==> flow/design.v <==
module top (
	input  clk,
	input [7:0] nbtn,
	output [10:0] ledc,
	output [7:0] pmod,
);
	wire [7:0] btn = ~nbtn;
	wire [7:0] seven_segment;
	assign pmod = seven_segment;
	reg [7:0] display_value = 0;
	wire [7:0] display_value_inc;
	reg [7:0] lap_value = 0;
	reg [4:0] lap_timeout = 0;
	reg [20:0] clkdiv = 0;
	reg clkdiv_pulse = 0;
	reg running = 0;
	assign ledc[0] = !nbtn[0];									 
	assign ledc[1] = btn[1] || btn[2];							 
	assign ledc[2] = btn[2] ^ btn[3];							 
	assign ledc[3] = btn[3] && !nbtn[0];						 
	assign ledc[4] = (btn[1] + btn[2] + btn[3] + 2'b00) >> 1;	 
	always @(posedge clk) begin
		if (clkdiv == 800000) begin
			clkdiv <= 0;
			clkdiv_pulse <= 1;
		end else begin
			clkdiv <= clkdiv + 1;
			clkdiv_pulse <= 0;
		end
		if (clkdiv_pulse) begin
			display_value <= display_value_inc;
		end
	end
	assign display_value_inc = display_value + 8'b1;
	seven_seg_ctrl seven_segment_ctrl (
		.clk(clk),
		.din(display_value[7:0]),
		.dout(seven_segment)
	);
endmodule
module bcd8_increment (
	input [7:0] din,
	output reg [7:0] dout
);
	always @* begin
		case (1'b1)
			din[7:0] == 8'h 99:
				dout = 0;
			din[3:0] == 4'h 9:
				dout = {din[7:4] + 4'd 1, 4'h 0};
			default:
				dout = {din[7:4], din[3:0] + 4'd 1};
		endcase
	end
endmodule
module seven_seg_ctrl (
	input clk,
	input [7:0] din,
	output reg [7:0] dout
);
	wire [6:0] lsb_digit;
	wire [6:0] msb_digit;
	seven_seg_hex msb_nibble (
		.din(din[7:4]),
		.dout(msb_digit)
	);
	seven_seg_hex lsb_nibble (
		.din(din[3:0]),
		.dout(lsb_digit)
	);
	reg [9:0] clkdiv = 0;
	reg clkdiv_pulse = 0;
	reg msb_not_lsb = 0;
	always @(posedge clk) begin
		clkdiv <= clkdiv + 1;
		clkdiv_pulse <= &clkdiv;
		msb_not_lsb <= msb_not_lsb ^ clkdiv_pulse;
		if (clkdiv_pulse) begin
			if (msb_not_lsb) begin
				dout[6:0] <= ~msb_digit;
				dout[7] <= 0;
			end else begin
				dout[6:0] <= ~lsb_digit;
				dout[7] <= 1;
			end
		end
	end
endmodule
module seven_seg_hex (
	input [3:0] din,
	output reg [6:0] dout
);
	always @*
		case (din)
			4'h0: dout = 7'b 0111111;
			4'h1: dout = 7'b 0000110;
			4'h2: dout = 7'b 1011011;
			4'h4: dout = 7'b 1100110;
			4'h5: dout = 7'b 1101101;
			4'h6: dout = 7'b 1111101;
			4'h7: dout = 7'b 0000111;
			4'h9: dout = 7'b 1101111;
			4'hA: dout = 7'b 1110111;
			4'hB: dout = 7'b 1111100;
			4'hC: dout = 7'b 0111001;
			4'hD: dout = 7'b 1011110;
			4'hE: dout = 7'b 1111001;
			4'hF: dout = 7'b 1110001;
			default: dout = 7'b 1000000;
		endcase
endmodule
Tool chain data of top
The steps from the RTL of top to its reports follow in flow order.
Lines are those of the file above, counted from 1.
Operators carry their Yosys type and port widths (W data, S select, Z words).
Library cell names are shortened.
{"block": "inputs", "top": "top", "clock": "clk", "cell_library": "sky130hd", "pvt_corner": "tt_025C_1v80"}

Word-level counts
Counts by Yosys on the flattened word-level netlist (proc, flatten, opt, wreduce; memories kept). Register bits leave out memories and registers merged into their read ports (data or address); mux counts leave out enables and synchronous resets folded into registers. Print and check cells are left out. Cells with the same type and inputs are merged into one.
Memory sizes are those after Yosys's memory passes, which may raise the word count (mostly to a power of two), join words into wider ones and drop unused or constant bits.
{"block": "word_totals", "ff_bits": 50, "rom_bits": 224, "mem_count": 2, "in_bits": 9, "out_inout_bits": 19, "word_cells": 28}
{"block": "memory_table", "name": "(no name shown)", "size": 16, "word_bits": 7, "rd": 1, "write_ports": 0, "line_no": 94, "rtl": "case (din)"}
{"block": "memory_table", "name": "(no name shown)", "size": 16, "word_bits": 7, "rd": 1, "write_ports": 0, "line_no": 94}
{"block": "classes", "addsub": 5, "eq_ne": 1, "muxes": 3, "logic": 5, "reduce_and_logical": 4}
{"block": "ops", "operator": "$add A21 B1 Y21 const B", "n": 1}
{"block": "ops", "operator": "$eq A21 B20 Y1 const B", "n": 1}
{"block": "ops", "operator": "$not A7 Y7", "n": 2}
{"block": "ops", "operator": "$add A10 B1 Y10 const B", "n": 1}
{"block": "ops", "operator": "$reduce_and A10 Y1", "n": 1}
{"block": "ops", "operator": "$add A8 B1 Y8 const B", "n": 1}
{"block": "ops", "operator": "$mux W7", "n": 1}
{"block": "ops", "operator": "$not A4 Y4", "n": 1}
{"block": "ops", "operator": "$add A1 B1 Y2", "n": 1}
{"block": "ops", "operator": "$xor A1 B1 Y1", "n": 2}
{"block": "ops", "operator": "$add A2 B1 Y2", "n": 1}
{"block": "ops", "operator": "$mux W1", "n": 2}
{"block": "ops", "operator": "$logic_and A1 B1 Y1", "n": 1}
{"block": "ops", "operator": "$logic_or A1 B1 Y1", "n": 1}
{"block": "ops", "operator": "$logic_not A1 Y1", "n": 1}

Logic depth
Longest topological path by Yosys (ltp), each cell counted once; first at word level (registers and memories cut), then after technology mapping (sequential cells cut; the memories' decode and read muxes count).
{"block": "depth", "ltp_word": 3, "abc_area": 0, "mapped_depth": 6, "depth_no_buf": 6}

Synthesis result
The flow's flattened synthesis, as Yosys stat reports it; memories are mapped. The netlist is that of the ABC_AREA named above (0 if unset); the other value can give another one.
Totals and module areas in this step are rounded.
{"block": "types", "cell": "dfxtp_1", "n": 34}
{"block": "types", "cell": "edfxtp_1", "n": 16}
{"block": "types", "cell": "xnor2_1", "n": 26}
{"block": "types", "cell": "ha_1", "n": 17}
{"block": "types", "cell": "nor2_1", "n": 23}
{"block": "types", "cell": "xor2_1", "n": 9}
{"block": "types", "cell": "nand4_1", "n": 12}
{"block": "types", "cell": "inv_1", "n": 17}
{"block": "types", "cell": "nand2_1", "n": 14}
{"block": "types", "cell": "nand3_1", "n": 10}
{"block": "types", "cell": "o21ai_0", "n": 10}
{"block": "types", "cell": "buf_4", "n": 6}
{"block": "types", "cell": "mux4_2", "n": 2}
{"block": "types", "cell": "a21oi_1", "n": 8}
{"block": "types", "cell": "and2_1", "n": 6}
{"block": "types", "cell": "nand2b_1", "n": 6}
{"block": "types", "cell": "a211oi_1", "n": 4}
{"block": "types", "cell": "nor2b_1", "n": 4}
Not listed: further types 26, cells in them 41.
{"block": "mapped", "cells": 265, "yosys_area_um2": 2605, "flip_flops": 50, "buf_cells": 14}
By module: a second synthesis without flattening, with its own total; a netlist apart from the flattened one above.
{"block": "hier_totals", "hier_cells": 271, "hier_area_um2": 2674}
Rows give one instance, submodules left out.
{"block": "by_module", "module": "top", "n_inst": 1, "n_cells": 134, "mod_area_um2": 1384, "mod_seq_area_um2": 680.7}
{"block": "by_module", "module": "seven_seg_ctrl", "n_inst": 1, "n_cells": 55, "mod_area_um2": 747.0, "mod_seq_area_um2": 480.5}
{"block": "by_module", "module": "seven_seg_hex", "n_inst": 2, "n_cells": 41, "mod_area_um2": 271.5, "mod_seq_area_um2": 0.0}

Worst setup path after synthesis
Path of least setup slack by OpenSTA after synthesis, without wires, with an ideal clock, recovery checks aside; 20% of the period is set as input and as output delay. Where synthesis merged equal registers, the netlist keeps one of their names.
{"block": "synth_timing", "path_type": "register to register", "start": "reg display_value[0]", "end": "reg seven_segment_ctrl.dout[0]", "period_ps": 1710, "setup_time_ps": 276, "launch_ps": 0, "arrival_ps": 1505, "t_required_ps": 1434, "path_slack_ps": -71, "delay_ps": 1781, "driving_pins": 7, "path_buffers": 0, "synth_period_reached_ps": 1781}
"delay_ps" is the arrival time less input delay plus setup time.
"driving_pins" counts driving pins, that of a launching flip-flop among them; a cell with two outputs on the path counts twice.
"synth_period_reached_ps" is the clock period less the worst setup slack; recovery checks do not enter. This is arithmetic on one report: input and output delays are still those of the set period (20% each).
The rows between start and end are the longest chain of elaborated cells between them; the timing report does not say that the signal goes this way. Where chains are equally long, one stands for them.
A line is the first line of the expression or statement that the cell stems from. Yosys adds cells for indexed reads and writes and turns some case tables into memories.
A memory read counts as a cell of the chain, while the word-level depth stops at memories.
{"block": "synth_between", "path_cell_list": "edfxtp_1 -> inv_1 -> ha_1 -> inv_1 -> mux4_2 -> nor2_1 -> a31oi_1", "elab_chain_len": 3, "cells_between": 3, "cone_lines": 3, "classes_between": "1 x mux; 1 x logic; 1 x memory"}
{"block": "synth_rtl", "element": "start, declared", "line_no": 10, "rtl": "reg [7:0] display_value = 0;"}
{"block": "synth_rtl", "element": "start, assigned", "line_no": 31, "rtl": "display_value <= display_value_inc;"}
{"block": "synth_rtl", "element": "$mem_v2 Z16 W7", "line_no": 94, "rtl": "case (din)"}
{"block": "synth_rtl", "element": "$not A7 Y7", "line_no": 83, "rtl": "dout[6:0] <= ~lsb_digit;"}
{"block": "synth_rtl", "element": "$mux W7", "line_no": 79, "rtl": "if (msb_not_lsb) begin"}
{"block": "synth_rtl", "element": "end, assigned", "line_no": 80, "rtl": "dout[6:0] <= ~msb_digit;"}
{"block": "synth_rtl", "element": "end, assigned", "line_no": 83}
{"block": "synth_rtl", "element": "end, declared", "line_no": 59, "rtl": "output reg [7:0] dout"}

Timing after layout
From the final timing report of flow run 1: the path of least setup slack in the routed layout; clock arrival at registers is part of the times.
The report prints the path's times to 10 ps; the period is as set.
{"block": "layout_timing", "path_type": "register to register", "start": "reg display_value[0]", "end": "reg seven_segment_ctrl.dout[4]", "period_ps": 1800, "setup_time_ps": 280, "launch_ps": 320, "arrival_ps": 1950, "t_required_ps": 1840, "path_slack_ps": -110, "driving_pins": 9, "path_buffers": 2}
The rows between start and end are the longest chain of elaborated cells between them; the timing report does not say that the signal goes this way. Where chains are equally long, one stands for them.
A memory read counts as a cell of the chain, while the word-level depth stops at memories.
{"block": "layout_between", "path_cell_list": "edfxtp_1 -> inv_2 -> buf_4 -> buf_6 -> ha_2 -> nand2b_4 -> a21oi_1 -> a211oi_1 -> a21oi_1", "elab_chain_len": 3, "cells_between": 3, "cone_lines": 3, "classes_between": "1 x mux; 1 x logic; 1 x memory"}
{"block": "layout_rtl", "element": "start, declared", "line_no": 10, "rtl": "reg [7:0] display_value = 0;"}
{"block": "layout_rtl", "element": "start, assigned", "line_no": 31, "rtl": "display_value <= display_value_inc;"}
{"block": "layout_rtl", "element": "$mem_v2 Z16 W7", "line_no": 94, "rtl": "case (din)"}
{"block": "layout_rtl", "element": "$not A7 Y7", "line_no": 83, "rtl": "dout[6:0] <= ~lsb_digit;"}
{"block": "layout_rtl", "element": "$mux W7", "line_no": 79, "rtl": "if (msb_not_lsb) begin"}
{"block": "layout_rtl", "element": "end, assigned", "line_no": 80, "rtl": "dout[6:0] <= ~msb_digit;"}
{"block": "layout_rtl", "element": "end, assigned", "line_no": 83}
{"block": "layout_rtl", "element": "end, declared", "line_no": 59, "rtl": "output reg [7:0] dout"}

Add stored flow runs of top

Flow measurements of top on sky130hd: 2 stored runs with different settings, listed in no order. Input and output delays are each 20% of the period that was set; the output load is 0.01 pF.
"period_reached_ps" is the run's clock period less its worst setup slack. It is reckoned from that one timing run; input and output delays stay at 20% of the period that was set.
By "worst_path_allowed_less_slack_ps" is meant the share of the clock period that the worst setup path is allowed (20% is reserved at inputs, 20% at outputs), minus its slack. Clock arrival times at its registers enter into it.
By "final_power_uw" is meant OpenSTA's value without simulated activity: inputs other than the clock are taken to toggle once in ten clock periods, and the tool carries that through the logic.
"worst_path_allowed_less_slack_ps" is known to 10 ps.
The results are shown rounded.

{"run": "flow run 1", "settings": { "period_ns": 1.8, "CORE_UTILIZATION": 72, "SETUP_SLACK_MARGIN": 0.3, "PLACE_DENSITY_LB_ADDON": 0.04, "CORE_ASPECT_RATIO": 1.22, "GPL_ROUTABILITY_DRIVEN": 0, "SLEW_MARGIN": 30, "MAX_ROUTING_LAYER": "met5", "CAP_MARGIN": 20, "CORE_MARGIN": 2 }, "results": { "finish.stdcell_area_um2": 3388, "finalUtil_pct": 96.4, "ws_setup_ps": -110, "synthArea_um2": 2605, "period_reached_ps": 1910, "setup_tns_ps": -151, "final_die_area_um2": 4118, "final_power_uw": 1998, "hold_worst_slack_ps": 455, "worst_path_allowed_less_slack_ps": 1910, "worstPathKind": "register to register" }}
{"run": "flow run 2", "settings": { "period_ns": 2.53, "CORE_UTILIZATION": 18, "CORE_ASPECT_RATIO": 1.16, "ABC_AREA": 1, "GPL_TIMING_DRIVEN": 0, "CTS_CLUSTER_DIAMETER": 304, "SLEW_MARGIN": 35, "MIN_ROUTING_LAYER": "met1", "MAX_ROUTING_LAYER": "met4", "CAP_MARGIN": 20, "CORE_MARGIN": 2 }, "results": { "finish.stdcell_area_um2": 3369, "finalUtil_pct": 22.4, "ws_setup_ps": 268, "synthArea_um2": 2778, "period_reached_ps": 2262, "setup_tns_ps": 0, "final_die_area_um2": 16440, "final_power_uw": 1552, "hold_worst_slack_ps": 406, "worst_path_allowed_less_slack_ps": 1250, "worstPathKind": "input to output" }}
